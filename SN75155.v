==> flow/design.v <==
module SN75155(
input clk,  
input reset,  
input transmit,  
input [7:0] data,  
output reg TxD  
    );
reg TxDready;  
reg [3:0] bitcounter;  
reg [13:0] counter;  
reg state, nextstate;  
reg [9:0] rightshiftreg;  
reg shift, load, clear;  
always @ (posedge clk)  
begin 
    if (reset) begin  
        state <=0;  
        counter <=0;  
        bitcounter <=0;  
    end
    else begin
         counter <= counter + 1;  
         if (counter >= 10415)  
            begin 
            state <= nextstate;  
            counter <=0;  
            if (load) rightshiftreg <= {1'b1,data,1'b0};  
            if (clear) bitcounter <=0;  
            if (shift) 
                begin  
                rightshiftreg <= rightshiftreg >> 1;  
                bitcounter <= bitcounter + 1;  
                end
            end
          end
end 
always @ (state, bitcounter, transmit,rightshiftreg)  
begin 
    load <=0;  
    shift <=0;  
    clear <=0;  
    TxDready <=1;  
    TxD <=0;  
    case (state)
        0: begin  
             if (transmit) begin  
             nextstate <=1;  
             load <=1;  
             shift <=0;  
             clear <=0;  
             end else begin  
             nextstate <=0;  
             TxDready <=1;  
             end
           end
        1: begin   
             if (bitcounter >=9) begin  
             nextstate <= 0;  
             clear <=1;  
             end else begin  
             nextstate <= 1;  
             shift <=1;  
             TxD <= rightshiftreg[0];  
             end
           end
         default: begin  
                     if (transmit) begin  
                     nextstate <=1;  
                     load <=1;  
                     shift <=0;  
                     clear <=0;  
                     end else begin  
                     nextstate <=0;  
                     TxDready <=1;  
                     end
                  end           
    endcase
end
endmodule
* From RTL to reports: SN75155
What the tools print for SN75155, step after step.
Lines are those of the file above, counted from 1.
Library cell names are shortened.
The mark -- stands for no value.
- Design top :: SN75155
- Clock :: clk
- Cell library :: sky130hd
- Timing corner :: tt_025C_1v80

* Word level
Yosys after proc, flatten, opt, wreduce and memory -nomap, before mapping. Memory bits, and registers merged into a memory's read port (data or address), are not among the register bits. Print and check cells are not counted. Equal cells are merged and count once.
- Reductions and logical operators :: 5
- Add/sub/neg operators :: 2
- Divide/modulo/power cells :: 0
- Bitwise logic cells :: 2
- Multiply operators :: 0
- Eq/ne operators :: 0
- Mux-type cells :: 13
- Order comparisons :: 2
- Shifts and indexed selects :: 0
** Operators by type and width (number)
- 14-bit by 1-bit adder with 14-bit output (second input constant) :: 1
- 14-bit greater-or-equal comparator (second input constant) :: 1
- 10-bit 2-to-1 mux :: 1
- 9-bit 2-to-1 mux :: 1
- 4-bit 2-to-1 mux :: 2
- 1-bit 2-to-1 mux :: 8
- 2-bit nonzero test :: 2
- 4-bit by 1-bit adder with 4-bit output (second input constant) :: 1
- 4-bit greater-or-equal comparator (second input constant) :: 1
- 3-bit AND reduction :: 1
- 1-bit inverter :: 2
- 2-bit AND reduction :: 1
- 2-bit OR reduction :: 1
- 1-bit parallel mux with 2-bit select :: 1
- Memories kept :: 0
- RAM bits :: 0
- Bits of input ports :: 11
- Word width x clocked read ports :: 0
- Register bits after elaboration :: 29
- Word-level cells :: 29
- ROM bits :: 0
- Bits in latches :: 0

* Logic depth
Depth = most cells in a row (Yosys ltp): at word level without a register or memory, in the mapped netlist without a sequential cell, where the memories' decode and read muxes count.
- Depth after elaboration :: 5
- ABC_AREA :: 0
- Gate-level depth with buffers :: 7
- Gate-level depth less buffers :: 6

* Netlist
Yosys stat after the flow's synthesis: flattened, memories mapped to cells. It holds for the ABC_AREA given above (unset counts as 0); a run with the other value may have another netlist.
- Sequential area :: 680.7 sq um
- Standard cells after synthesis :: 138
- Synthesis area :: 1445.1 sq um
- Buffers :: 5
- Mapped flip-flops :: 29
** Cell types
- dfxtp_1 :: number 19, total area 380.365 sq um
- edfxtp_1 :: number 10, total area 300.288 sq um
- mux2_2 :: number 8, total area 90.086 sq um
- xor2_1 :: number 9, total area 78.826 sq um
- nor2_1 :: number 14, total area 52.55 sq um
- ha_1 :: number 4, total area 50.048 sq um
- nand4_1 :: number 8, total area 50.048 sq um
- nand3_1 :: number 8, total area 40.038 sq um
- and3_1 :: number 4, total area 25.024 sq um
- a21o_1 :: number 3, total area 22.522 sq um
- inv_1 :: number 6, total area 22.522 sq um
- o21ai_0 :: number 4, total area 20.019 sq um
- o32ai_1 :: number 2, total area 17.517 sq um
- xnor2_1 :: number 2, total area 17.517 sq um
- a211oi_1 :: number 2, total area 15.014 sq um
- a21oi_1 :: number 3, total area 15.014 sq um
- a2bb2oi_2 :: number 1, total area 15.014 sq um
- and2_1 :: number 2, total area 12.512 sq um
Other cell types: 24; their cells: 29.

* Worst setup path after synthesis
Source: OpenSTA report_checks on the synthesized netlist (no wires, ideal clock, input and output delay 20% of the period each), path of least setup slack; recovery checks are left aside. Register names are those of the netlist, which keeps one name where synthesis merged equal registers.
- Kind :: register to register
- Start point :: register bitcounter[1]
- End point :: register rightshiftreg[0]
- Data arrival time :: 1945 ps
- Stages on the path :: 7
- Period :: 2330 ps
- Path slack :: -5 ps
- Data required time :: 1940 ps
- Buffers on the path :: 0
- Path delay :: 2335 ps
- Time at the first pin :: 0 ps
- Period reached after synthesis :: 2335 ps
"path delay" is the arrival time less input delay plus setup time.
"stages on the path" counts driving pins, that of a launching flip-flop among them; a cell with two outputs on the path counts twice.
"period reached after synthesis" = period - worst setup slack (recovery checks aside). The figure is calculated, with input and output delays left at 20% of the set period.
Between the ends stands the longest chain of elaborated cells between them, by number of cells; it is not shown to be the way that was timed. Of several equally long chains one is given.
Each line given opens the expression or statement behind the cell; cells for indexed reads and writes are added by Yosys, which also makes memories of some case tables.
A register here has more assigning lines than the two given.
The path ends at the enable pin of a flip-flop; only ways to that pin are counted.
- Cells stage by stage :: dfxtp_1 -> inv_1 -> ha_1 -> or3b_2 -> nand3_1 -> o21ai_0 -> nor3_1
- Length of the longest elaborated chain :: 5
- Elaborated cells between the ends (all ways) :: 5
- RTL lines with such cells :: 2
** Ends and longest elaborated chain, post-synthesis
- start, declared :: RTL line 9 : reg [3:0] bitcounter;
- start, assigned :: RTL line 19 : bitcounter <=0;
- start, assigned :: RTL line 32 : bitcounter <= bitcounter + 1;
- 4-bit greater-or-equal comparator :: RTL line 57 : if (bitcounter >=9) begin
- 1-bit 2-to-1 mux :: RTL line 57
- 1-bit 2-to-1 mux :: RTL line 44 : case (state)
- 2-bit nonzero test
- 3-bit AND reduction
- end, assigned :: RTL line 27 : if (load) rightshiftreg <= {1'b1,data,1'b0};
- end, assigned :: RTL line 31 : rightshiftreg <= rightshiftreg >> 1;
- end, declared :: RTL line 12 : reg [9:0] rightshiftreg;

* Path in the finished layout
Path of least setup slack in the final report of job 2 (OpenROAD, finished layout, wires in). Where an end is a register, its clock arrival counts in the times.
The path's times are printed in steps of 10 ps; the period is the one set.
- Kind :: register to output
- Start point :: register bitcounter[1]
- End point :: output TxD
- Time at the first pin :: 280 ps
- Path slack :: -460 ps
- Data required time :: 1150 ps
- Stages on the path :: 7
- Data arrival time :: 1610 ps
- Period :: 1440 ps
- Buffers on the path :: 1
Between the ends stands the longest chain of elaborated cells between them, by number of cells; it is not shown to be the way that was timed. Of several equally long chains one is given.
A register here has more assigning lines than the two given.
- Cells stage by stage :: dfxtp_2 -> inv_4 -> ha_4 -> or3b_4 -> nand2_2 -> and3_4 -> buf_6
- Length of the longest elaborated chain :: 3
- Elaborated cells between the ends (all ways) :: 3
- RTL lines with such cells :: 2
** Ends and longest elaborated chain, after layout
- start, declared :: RTL line 9 : reg [3:0] bitcounter;
- start, assigned :: RTL line 19 : bitcounter <=0;
- start, assigned :: RTL line 32 : bitcounter <= bitcounter + 1;
- 4-bit greater-or-equal comparator :: RTL line 57 : if (bitcounter >=9) begin
- 1-bit 2-to-1 mux :: RTL line 57
- 1-bit 2-to-1 mux :: RTL line 44 : case (state)
- end, declared :: RTL line 6 : output reg TxD

Add stored flow runs of SN75155

Measured data: module SN75155, platform sky130hd, 2 stored runs of the flow under differing settings, order arbitrary. Input and output delays are each 20% of the period that was set; the output load is 0.01 pF.
"achieved clock period" means the clock period less the worst setup slack. The figure is calculated, with input and output delays left at 20% of the set period.
"worst path time" is the time allowed to the run's worst setup path (the clock period less input and output delay, where it has them) less its slack. Clock arrival times count: a late capture clock shortens it, a late launch clock lengthens it.
"overall power" rests on the timing tool's default activity at the inputs, not on a simulated workload.
"worst path time" is known to 10 ps.

** Job 1
- Settings :: period_ns=1.62; CORE_UTILIZATION=62; SETUP_SLACK_MARGIN=0.13; CORE_MARGIN=3; CELL_PAD_IN_SITES_GLOBAL_PLACEMENT=3; CELL_PAD_IN_SITES_DETAIL_PLACEMENT=2; GPL_ROUTABILITY_DRIVEN=1; CAP_MARGIN=35; MIN_ROUTING_LAYER=met1; MAX_ROUTING_LAYER=met5; SLEW_MARGIN=20
- Outcome :: unfinished; error GPL-0301 in placement

** Job 2
- Settings :: period_ns=1.44; CORE_UTILIZATION=31; PLACE_DENSITY_LB_ADDON=0.18; CORE_ASPECT_RATIO=1.83; CELL_PAD_IN_SITES_GLOBAL_PLACEMENT=0; CELL_PAD_IN_SITES_DETAIL_PLACEMENT=2; TNS_END_PERCENT=40; GPL_TIMING_DRIVEN=0; MAX_ROUTING_LAYER=met4; CAP_MARGIN=20; CORE_MARGIN=2; SLEW_MARGIN=20
- Setup slack of the worst path :: -456 ps
- Overall power :: 1766 uW
- Full die area :: 5248.7 sq um
- Final design utilization :: 42.3%
- Worst path time :: 1610 ps
- Worst setup path kind :: register to output
- Achieved clock period :: 1896 ps
- Total negative slack :: -9031 ps
- Synthesis area :: 1445.1 sq um
- Lowest hold slack :: 450 ps
- Standard-cell area after layout :: 1904.3 sq um
